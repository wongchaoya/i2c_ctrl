==> flow/design.v <==
module i2c_ctrl #(
    parameter                                        SYS_CLK        = 50_000_000,
    parameter                                        SCL_CLK        = 400_000
)
(
    input                                      clk             ,
    input                                      rst_n           ,
    input                                      rd_req          ,
    input                                      wr_req          ,
    input        [   7: 0]                     wr_data         ,
    output       [   7: 0]                     rd_data         ,
    output                                     rd_done         ,
    output                                     wr_done         ,
    output                                     i2c_scl         ,
    inout                                      i2c_sda         ,
    output                                     is_out          
);
i2c_ip #(
    .SYS_CLK                                         (SYS_CLK        ),
    .SCL_CLK                                         (SCL_CLK        ) 
)
u1(
    .clk                                             (clk            ), 
    .rst_n                                           (rst_n          ), 
    .wr_req                                          (wr_req         ), 
    .rd_req                                          (rd_req         ), 
    .wr_data                                         (wr_data        ), 
    .rd_data                                         (rd_data        ), 
    .rd_done                                         (rd_done        ), 
    .wr_done                                         (wr_done        ), 
    .i2c_scl                                         (i2c_scl        ), 
    .i2c_sda                                         (i2c_sda        ),  
    .is_out                                          (is_out         )
);
endmodule
module i2c_ip
#(
    parameter                                        SYS_CLK        = 50_000_000,
    parameter                                        SCL_CLK        = 400_000
)
(
    input                                      clk             , 
    input                                      rst_n           , 
    input                                      wr_req          , 
    input                                      rd_req          , 
    input        [   1: 0]                     wr_addr_lenth   , 
    input        [   7: 0]                     wr_data         , 
    output       [   7: 0]                     rd_data         , 
    output                                     rd_done         , 
    output                                     wr_done         , 
    output                                     i2c_scl         , 
    inout                                      i2c_sda         , 
    output                                     is_out            
);
    parameter                                        SCL_CNT        = SYS_CLK/SCL_CLK;
    parameter                                        IDLE           = 8'b0000_0001;
    parameter                                        WR_START       = 8'b0000_0010;
    parameter                                        WR_DEV_ADDR    = 8'b0000_0100;
    parameter                                        WR_REG_ADDR    = 8'b0000_1000;
    parameter                                        WR_DATA        = 8'b0001_0000;
    parameter                                        RD_START       = 8'b0010_0000;
    parameter                                        RD_DATA        = 8'b0100_0000;
    parameter                                        STOP           = 8'b1000_0000;
    reg                                        rI2cScl         ; 
    reg          [   6: 0]                     rSclCnt         ;
    reg                                        rI2cValid       ; 
    reg          [   4: 0]                     rHiLowCnt       ;
    reg          [   7: 0]                     rRdData         ;
    reg          [   7: 0]                     rState          ;
    reg                                        rI2cSda         ;
    reg                                        rWrFlag         ; 
    reg                                        rRdFlag         ; 
    reg                                        rI2cDe          ; 
    reg                                        rWrDone         ;
    reg                                        rRdDone         ;
    reg          [   7: 0]                     rWrData         ;
    reg                                        rAck,rNonAck    ;
    reg                                        rWrDataShift    ;
    reg                                        rByteDoneFlag   ;
always @(posedge clk or negedge rst_n) begin
    if(!rst_n)begin
        rSclCnt <= 0;
    end
    else if(rI2cValid)begin
        if (rSclCnt == SCL_CNT) begin
        rSclCnt <= 0;
        end
        else rSclCnt <= rSclCnt +1;
     end
     else rSclCnt <=0;
end
always @(posedge clk or negedge rst_n) begin
    if(!rst_n)begin
        rI2cScl <= 1;
    end
    else if(rSclCnt == SCL_CNT >>1)begin
        rI2cScl <= 0;
    end
    else if(rSclCnt ==0)begin
         rI2cScl <= 1;
    end
    else rI2cScl = rI2cScl;
end
always @(posedge clk or negedge rst_n) begin
    if (!rst_n) begin
        rI2cValid <=0;
    end
    else if (wr_req | rd_req) begin
        rI2cValid <=1;
    end
    else if (rd_done | wr_done) begin
        rI2cValid <=0;
    end
end
    reg                                        scl_high_r,scl_low_r  ; 
always @(posedge clk or negedge rst_n) begin
    if (!rst_n) begin
        scl_high_r <= 0;
    end
    else if (rI2cValid) begin
        if (rSclCnt == (SCL_CNT >>2)) begin
            scl_high_r <=1;
        end
        else scl_high_r <=0;
    end
    else scl_high_r <= 0;
end
always @(posedge clk or negedge rst_n) begin
    if(!rst_n)begin
        scl_low_r <= 0;
    end
    else if (rI2cValid) begin
        if (rSclCnt == ((SCL_CNT >>1 )+(SCL_CNT >>2))) begin
            scl_low_r <=1;
        end
        else scl_low_r <=0;
    end
    else scl_low_r <=0;
end
always @(posedge clk or negedge rst_n) begin
    if(!rst_n)begin
        rHiLowCnt <=0;
    end
    else if ((rState == WR_DEV_ADDR) |(rState == WR_REG_ADDR) | (rState == WR_DATA)
        | (rState == RD_DATA)) begin
        if(scl_low_r)begin
            if (rHiLowCnt == 8) begin
                rHiLowCnt <= 0;
            end
            else begin
                rHiLowCnt <= rHiLowCnt+1;
            end
        end
        else rHiLowCnt <= rHiLowCnt;
    end
    else rHiLowCnt <=0;
end
always @(posedge clk or negedge rst_n) begin
    if(!rst_n)begin
        rState <= IDLE;
        rWrFlag <=0;
        rRdFlag <=0;
        rByteDoneFlag <=0;
        rWrDataShift <=0;
        rWrData<=0;
        rRdData<=0;
    end
    else begin
        case(rState)
        IDLE:begin
            rWrFlag <=0;
            rRdFlag <=0;
            rByteDoneFlag <=0;
            rWrDataShift <=0;
            rWrData<=0;
            rRdData<=0;
            if (wr_req) begin
                rState <= WR_START;
            end
            else if(rd_req)begin
                rState <= RD_START;
            end
            else rState <= IDLE;
        end
        WR_START:begin
            if(wr_req)begin
                rWrFlag <=1;
                if(scl_high_r)begin
                    rState <= WR_START;
                end
                else if (scl_low_r)begin
                    rState <= WR_DEV_ADDR;
                    rWrData <= wr_data;
                end
                else rState <= WR_START;
            end
            else rState <= IDLE;
        end
        WR_DEV_ADDR:begin
            if(wr_req | rd_req)begin
                if(rByteDoneFlag && ~rAck && scl_low_r)begin
                    rState <= WR_REG_ADDR;
                    rWrData <= wr_data;
                end
                else begin
                    i2c_send_data;
                end
            end
            else rState <= IDLE;
        end
        WR_REG_ADDR:begin
            if(wr_req)begin
                if(rByteDoneFlag && ~rAck && scl_low_r)begin
                    rState     <= WR_DATA;
                    rWrData   <= wr_data;
                end
                else begin
                    i2c_send_data;
                end
            end
            else if (rd_req) begin
                if(rByteDoneFlag && ~rAck && scl_low_r)begin
                    rState     <= RD_DATA;
                    rWrData   <= wr_data;
                end
                else begin
                    i2c_send_data;
                end
            end
            else rState <= IDLE;
          end
        WR_DATA:begin
            if(wr_req)begin
                if(rByteDoneFlag && ~rAck && scl_low_r)begin
                    rState     <= WR_DATA;
                    rWrData   <= wr_data;
                end
                else begin
                    i2c_send_data;
                end
            end
            else rState <= IDLE;
          end
        RD_START:begin
            if(rd_req)begin
                rRdFlag <=1;
                if (scl_high_r) begin
                    rState <= RD_START;
                end
                else if(scl_low_r)begin
                        rState <= WR_DEV_ADDR;
                        rWrData <= wr_data;
                end
                else rState <= RD_START;
            end
            else rState <= IDLE;
        end
        RD_DATA:begin
            if(rd_req)begin
                if(rByteDoneFlag && ~rAck && scl_low_r)begin
                    rState     <= STOP;
                end
                else begin
                    i2c_rec_data;
                end
            end
            else rState <= IDLE;
        end
        STOP:begin
            rState <= IDLE;
            rWrFlag <=0;
            rRdFlag <=0;
            rByteDoneFlag <=0;
            rWrDataShift <=0;
            rWrData<=0;
        end
        default: begin
            rState <= IDLE;
            rWrFlag <=0;
            rRdFlag <=0;
            rByteDoneFlag <=0;
            rWrDataShift <=0;
            rWrData<=0;
        end
        endcase
    end
end
always @(posedge clk or negedge rst_n) begin
    if (!rst_n) begin
        rI2cDe <= 1'b0;
    end
    else begin
        case(rState)
        IDLE:;
        RD_START,WR_START:rI2cDe <=1;
          WR_DEV_ADDR,WR_REG_ADDR,WR_DATA:begin
            if(rHiLowCnt <=7)begin
                rI2cDe <=1;
            end
            else  rI2cDe <=0;
        end
        RD_DATA:begin
            if (rHiLowCnt <=7) begin
                rI2cDe <=0;
            end
            else rI2cDe <=1;
        end
        STOP: rI2cDe <=0;
        default:rI2cDe <=0;
        endcase
    end
end
always @(posedge clk or negedge rst_n) begin
    if (!rst_n) begin
        rWrDone <= 0;
        rRdDone <= 0;
    end
    else begin
        case(rState)
        IDLE,WR_START,STOP:;
        WR_DATA,WR_DEV_ADDR,WR_REG_ADDR:begin
            if (rHiLowCnt ==8) begin
                rWrDone <=1;
            end
            else rWrDone <=0;
        end
        RD_DATA:begin
            if (rHiLowCnt ==8) begin
                rRdDone <=1;
            end
            else rRdDone <=0;
        end
        default:begin
            rWrDone <= 0;
            rRdDone <= 0;
        end
        endcase
    end
end
task i2c_send_data;begin
      if (rHiLowCnt <=7) begin
        rWrDataShift <= rWrData[7];
        if(scl_low_r)begin
            rWrData <= {rWrData[6:0],1'b0};
        end
        else rWrData <= rWrData;
      end
      else if (rHiLowCnt ==8)begin
        rByteDoneFlag <=1;
        rWrDataShift <=0;
      end
      else if (rHiLowCnt >8)begin
        rByteDoneFlag <= 0;
      end
end
endtask
task i2c_rec_data;begin
    if(rHiLowCnt <=7)begin
        rRdData[0] <= i2c_sda;
        if(scl_low_r)begin
            rRdData <= {rRdData[6:0],i2c_sda};
        end
        else rRdData <= rRdData;
    end
    else if (rHiLowCnt ==8)begin
        rByteDoneFlag <= 1;
    end
    else if (rHiLowCnt >8)begin
        rByteDoneFlag <= 0;
    end
end
endtask
always @(posedge clk or negedge rst_n) begin
    if (!rst_n) begin
        rI2cSda <=1;
    end
    else begin
        rI2cSda <= rI2cDe ? rWrDataShift:1'bz;
    end
end
always @(posedge clk or negedge rst_n) begin
    if (!rst_n) begin
        rAck <=1;
        rNonAck <=0;
    end
    else if ((rState == WR_DEV_ADDR) | (rState == WR_REG_ADDR) | (rState == WR_DATA)) begin
        rNonAck <=0;
        if (rHiLowCnt ==8 ) begin
            rAck <= 0;                                               
        end
        else rAck <= 1;
    end
    else if (rState ==RD_DATA) begin
        rAck <=1;
        if (rHiLowCnt ==8 ) begin
            rNonAck <= 1;
        end
        else rNonAck<=0;
    end
    else begin
        rNonAck <= 0;
        rAck     <= 1;
    end
end
    assign                                           rd_data        = rRdData;
    assign                                           wr_done        = rWrDone;
    assign                                           rd_done        = rRdDone;
    assign                                           i2c_sda        = rI2cSda;
    assign                                           i2c_scl        = rI2cScl;
    assign                                           is_out         = rI2cDe;
endmodule
Reports on i2c_ctrl

The steps from the RTL of i2c_ctrl to its reports follow in flow order.
Lines are those of the file above, counted from 1.
The mark - stands for no value.

Top module: i2c_ctrl
Clock: clk
Cell library: sky130hd
Library corner: tt_025C_1v80

After elaboration

Yosys after proc, flatten, opt, wreduce and memory -nomap, before mapping. Memory bits, and registers merged into a memory's read port (data or address), are not among the register bits. Print and check cells are not counted. Equal cells are merged and count once.

Add/sub/neg operators: 2
Magnitude comparators: 2
Equal/unequal tests: 26
Mux-type cells: 74
Bitwise operators: 9
Reduce/logical cells: 16

Operators by type and width:

| operator                                                                 | number |
| 8-bit 2-to-1 mux                                                         | 29 |
| 8-bit parallel mux with 7-bit select                                     | 1 |
| 8-bit parallel mux with 6-bit select                                     | 1 |
| 1-bit 2-to-1 mux                                                         | 29 |
| 8-bit parallel mux with 2-bit select                                     | 1 |
| 5-bit 2-to-1 mux                                                         | 3 |
| 7-bit == test (second input constant)                                    | 2 |
| 7-bit 2-to-1 mux                                                         | 2 |
| 2-bit inequality test (second input constant)                            | 6 |
| 6-bit 2-to-1 mux                                                         | 2 |
| 3-bit inequality test (second input constant)                            | 3 |
| 8-bit by 1-bit == test with 1-bit output (second input constant)         | 1 |
| 8-bit by 2-bit == test with 1-bit output (second input constant)         | 1 |
| 8-bit by 3-bit == test with 1-bit output (second input constant)         | 1 |
| 8-bit by 4-bit == test with 1-bit output (second input constant)         | 1 |
| 8-bit by 5-bit == test with 1-bit output (second input constant)         | 1 |
| 8-bit by 6-bit == test with 1-bit output (second input constant)         | 1 |
| 8-bit by 7-bit == test with 1-bit output (second input constant)         | 1 |
| 8-bit == test (second input constant)                                    | 1 |
| 1-bit parallel mux with 4-bit select                                     | 2 |
| 7-bit by 1-bit adder with 7-bit output (second input constant)           | 1 |
| 7-bit by 5-bit == test with 1-bit output (second input constant)         | 1 |
| 7-bit by 6-bit == test with 1-bit output (second input constant)         | 1 |
| 7-bit logical NOT                                                        | 1 |
| 2-bit by 1-bit inequality test with 1-bit output (second input constant) | 3 |
| 2-bit nonzero test                                                       | 3 |
| 3-bit AND reduction                                                      | 2 |
| 3-bit OR reduction                                                       | 2 |

Other operator kinds: 17; their cells: 26.

Register bits: 47
Input bits: 12
Output and inout port bits: 13

Depth

Depth = most cells in a row (Yosys ltp): at word level without a register or memory, in the mapped netlist without a sequential cell, where the memories' decode and read muxes count.

Depth after elaboration: 8
ABC_AREA: 0
Depth in mapped cells: 6

Synthesis result

Yosys stat after the flow's synthesis: flattened, memories mapped to cells. It holds for the ABC_AREA given above (unset counts as 0); a run with the other value may have another netlist.
The area totals of this step are shown rounded.

Cell types:

| cell type                 | number | total area (um^2) |
| sky130_fd_sc_hd__dfrtp_1  | 43     | 1.08E+03 |
| sky130_fd_sc_hd__nand2_1  | 33     | 123.869 |
| sky130_fd_sc_hd__dfstp_2  | 4      | 105.101 |
| sky130_fd_sc_hd__mux2_2   | 8      | 90.086 |
| sky130_fd_sc_hd__nor2_1   | 24     | 90.086 |
| sky130_fd_sc_hd__o21ai_0  | 16     | 80.077 |
| sky130_fd_sc_hd__ha_1     | 6      | 75.072 |
| sky130_fd_sc_hd__a22o_1   | 7      | 61.309 |
| sky130_fd_sc_hd__a21oi_1  | 11     | 55.053 |
| sky130_fd_sc_hd__inv_1    | 10     | 37.536 |
| sky130_fd_sc_hd__mux2i_1  | 3      | 30.029 |
| sky130_fd_sc_hd__xor2_1   | 3      | 26.275 |
| sky130_fd_sc_hd__nand3_1  | 5      | 25.024 |
| sky130_fd_sc_hd__nor2b_1  | 4      | 25.024 |
| sky130_fd_sc_hd__nor3_1   | 5      | 25.024 |
| sky130_fd_sc_hd__nand4_4  | 1      | 21.27 |
| sky130_fd_sc_hd__nor4_4   | 1      | 21.27 |
| sky130_fd_sc_hd__clkbuf_1 | 5      | 18.768 |

Other cell types: 31; their cells: 42.

Mapped cells: 231
Mapped area: 2300 um^2
Area of sequential cells: 1200 um^2
Flip-flops: 47
Buffer cells: 8

By module: a second synthesis without flattening, with its own total; a netlist apart from the flattened one above.

Cell total of the unflattened synthesis: 230
Area (unflattened synthesis): 2400 um^2

Rows give one instance, submodules left out.

By module:

| module   | instances | cells | area (um^2) | seq. area (um^2) |
| i2c_ip   | 1         | 230   | 2400        | 1200 |
| i2c_ctrl | 1         | 0     | 0.0         | 0.0 |

Path before layout

Path of least setup slack by OpenSTA after synthesis, without wires, with an ideal clock, recovery checks aside; 20% of the period is set as input and as output delay. Where synthesis merged equal registers, the netlist keeps one of their names.

Path type: register to register
Start: register u1.rHiLowCnt[0]
End: register u1.rWrData[1]
Clock period: 1.92 ns
Launch time at the first pin: 0.000 ns
Arrival time: 1.566 ns
Setup slack: 0.230 ns
Path delay: 1.691 ns
Driving pins on the path: 6
Buffers on the path: 0
Period reached after synthesis: 1.69 ns

"path delay" = arrival - input delay + setup time.
"driving pins on the path" counts driving pins, that of a launching flip-flop among them; a cell with two outputs on the path counts twice.
"period reached after synthesis" is the clock period less the worst setup slack; recovery checks do not enter. This is arithmetic on one report: input and output delays are still those of the set period (20% each).
Between the ends stands the longest chain of elaborated cells between them, by number of cells; it is not shown to be the way that was timed. Of several equally long chains one is given.
A line is the first line of the expression or statement that the cell stems from. Yosys adds cells for indexed reads and writes and turns some case tables into memories.
A register here has more assigning lines than the two given.

Cells stage by stage: sky130_fd_sc_hd__dfrtp_1 -> sky130_fd_sc_hd__ha_1 -> sky130_fd_sc_hd__and4b_1 -> sky130_fd_sc_hd__o211ai_2 -> sky130_fd_sc_hd__nand4_4 -> sky130_fd_sc_hd__mux2_2
Cells in the longest elaborated chain: 6
Elaborated cells on any way between the ends: 8

Ends and longest elaborated chain, after synthesis:

| what                                                      | RTL line | text |
| from (decl)                                               | 67       | `reg          [   4: 0]                     rHiLowCnt       ;` |
| from (assign)                                             | 151      | `rHiLowCnt <= rHiLowCnt+1;` |
| from (assign)                                             | 154      | `else rHiLowCnt <= rHiLowCnt;` |
| 5-bit by 3-bit less-or-equal comparator with 1-bit output | 341      | `if (rHiLowCnt <=7) begin` |
| 8-bit 2-to-1 mux                                          | 341      |  |
| 8-bit 2-to-1 mux                                          | 222      | `if(rByteDoneFlag && ~rAck && scl_low_r)begin` |
| 8-bit 2-to-1 mux                                          | 221      | `else if (rd_req) begin` |
| 8-bit 2-to-1 mux                                          | 212      | `if(wr_req)begin` |
| 8-bit parallel mux with 6-bit select                      | 169      | `case(rState)` |
| to (assign)                                               | 193      | `rWrData <= wr_data;` |
| to (assign)                                               | 203      | `rWrData <= wr_data;` |
| to (decl)                                                 | 76       | `reg          [   7: 0]                     rWrData         ;` |

Worst path after layout

From the final timing report of stored run 2: the path of least setup slack in the routed layout; clock arrival at registers is part of the times.

Path type: input to register
Start: input port rd_req
End: register u1.rRdData[0]
Clock period: 3.07 ns
Launch time at the first pin: 0.61 ns
Arrival time: 2.26 ns
Setup slack: 0.96 ns
Driving pins on the path: 4
Buffers on the path: 1

Between the ends stands the longest chain of elaborated cells between them, by number of cells; it is not shown to be the way that was timed. Of several equally long chains one is given.

Cells stage by stage: sky130_fd_sc_hd__clkdlybuf4s50_1 -> sky130_fd_sc_hd__nand2_1 -> sky130_fd_sc_hd__nor4_4 -> sky130_fd_sc_hd__o21ai_0
Cells in the longest elaborated chain: 2
Elaborated cells on any way between the ends: 4

Ends and longest elaborated chain, post-layout:

| what                                 | RTL line | text |
| from (decl)                          | 8        | `input                                      rd_req          ,` |
| 8-bit 2-to-1 mux                     | 259      | `if(rd_req)begin` |
| 8-bit parallel mux with 2-bit select | 169      | `case(rState)` |
| to (assign)                          | 166      | `rRdData<=0;` |
| to (assign)                          | 176      | `rRdData<=0;` |
| to (decl)                            | 68       | `reg          [   7: 0]                     rRdData         ;` |

--- measured runs ---
Design i2c_ctrl on sky130hd. What follows are 2 stored runs of the flow, each under its own settings; their order means nothing. The constraints put input and output delay at 20% of the set period each and load the outputs with 0.01 pF.
"time on the worst setup path" means the part of the period allowed to the worst setup path (the constraints hold back 20% at inputs and 20% at outputs) less its slack; where the path has registers, the arrival times of their clocks count too.
The measured numbers are rounded.
Among the settings, n/a means not set for that run.
Among the results, n/a means that no value is shown for the run.

| name                                          | stored run 1 | stored run 2      |
| period_ns                                     | 2.85         | 3.07              |
| CORE_UTILIZATION                              | 53           | 40                |
| PLACE_DENSITY                                 | 0.5          | n/a               |
| CORE_MARGIN                                   | 5            | 2                 |
| CELL_PAD_IN_SITES_DETAIL_PLACEMENT            | 2            | n/a               |
| TNS_END_PERCENT                               | 75           | n/a               |
| GPL_ROUTABILITY_DRIVEN                        | 0            | n/a               |
| CAP_MARGIN                                    | 20           | 20                |
| SLEW_MARGIN                                   | 20           | 20                |
| area inside the die boundary (um^2)           | n/a          | 6400              |
| time on the worst setup path (ns)             | n/a          | 1.49              |
| critical path kind                            | n/a          | input to register |
| standard-cell area of the final layout (um^2) | n/a          | 2700              |
| final design utilization                      | n/a          | 0.49              |
| chip area after synthesis (Yosys) (um^2)      | n/a          | 2300              |
| setup TNS (ns)                                | n/a          | 0.000             |
| worst setup slack after layout (ns)           | n/a          | 0.96              |

Stored run 1: unfinished; error DPL-0033 in placement
--- end ---
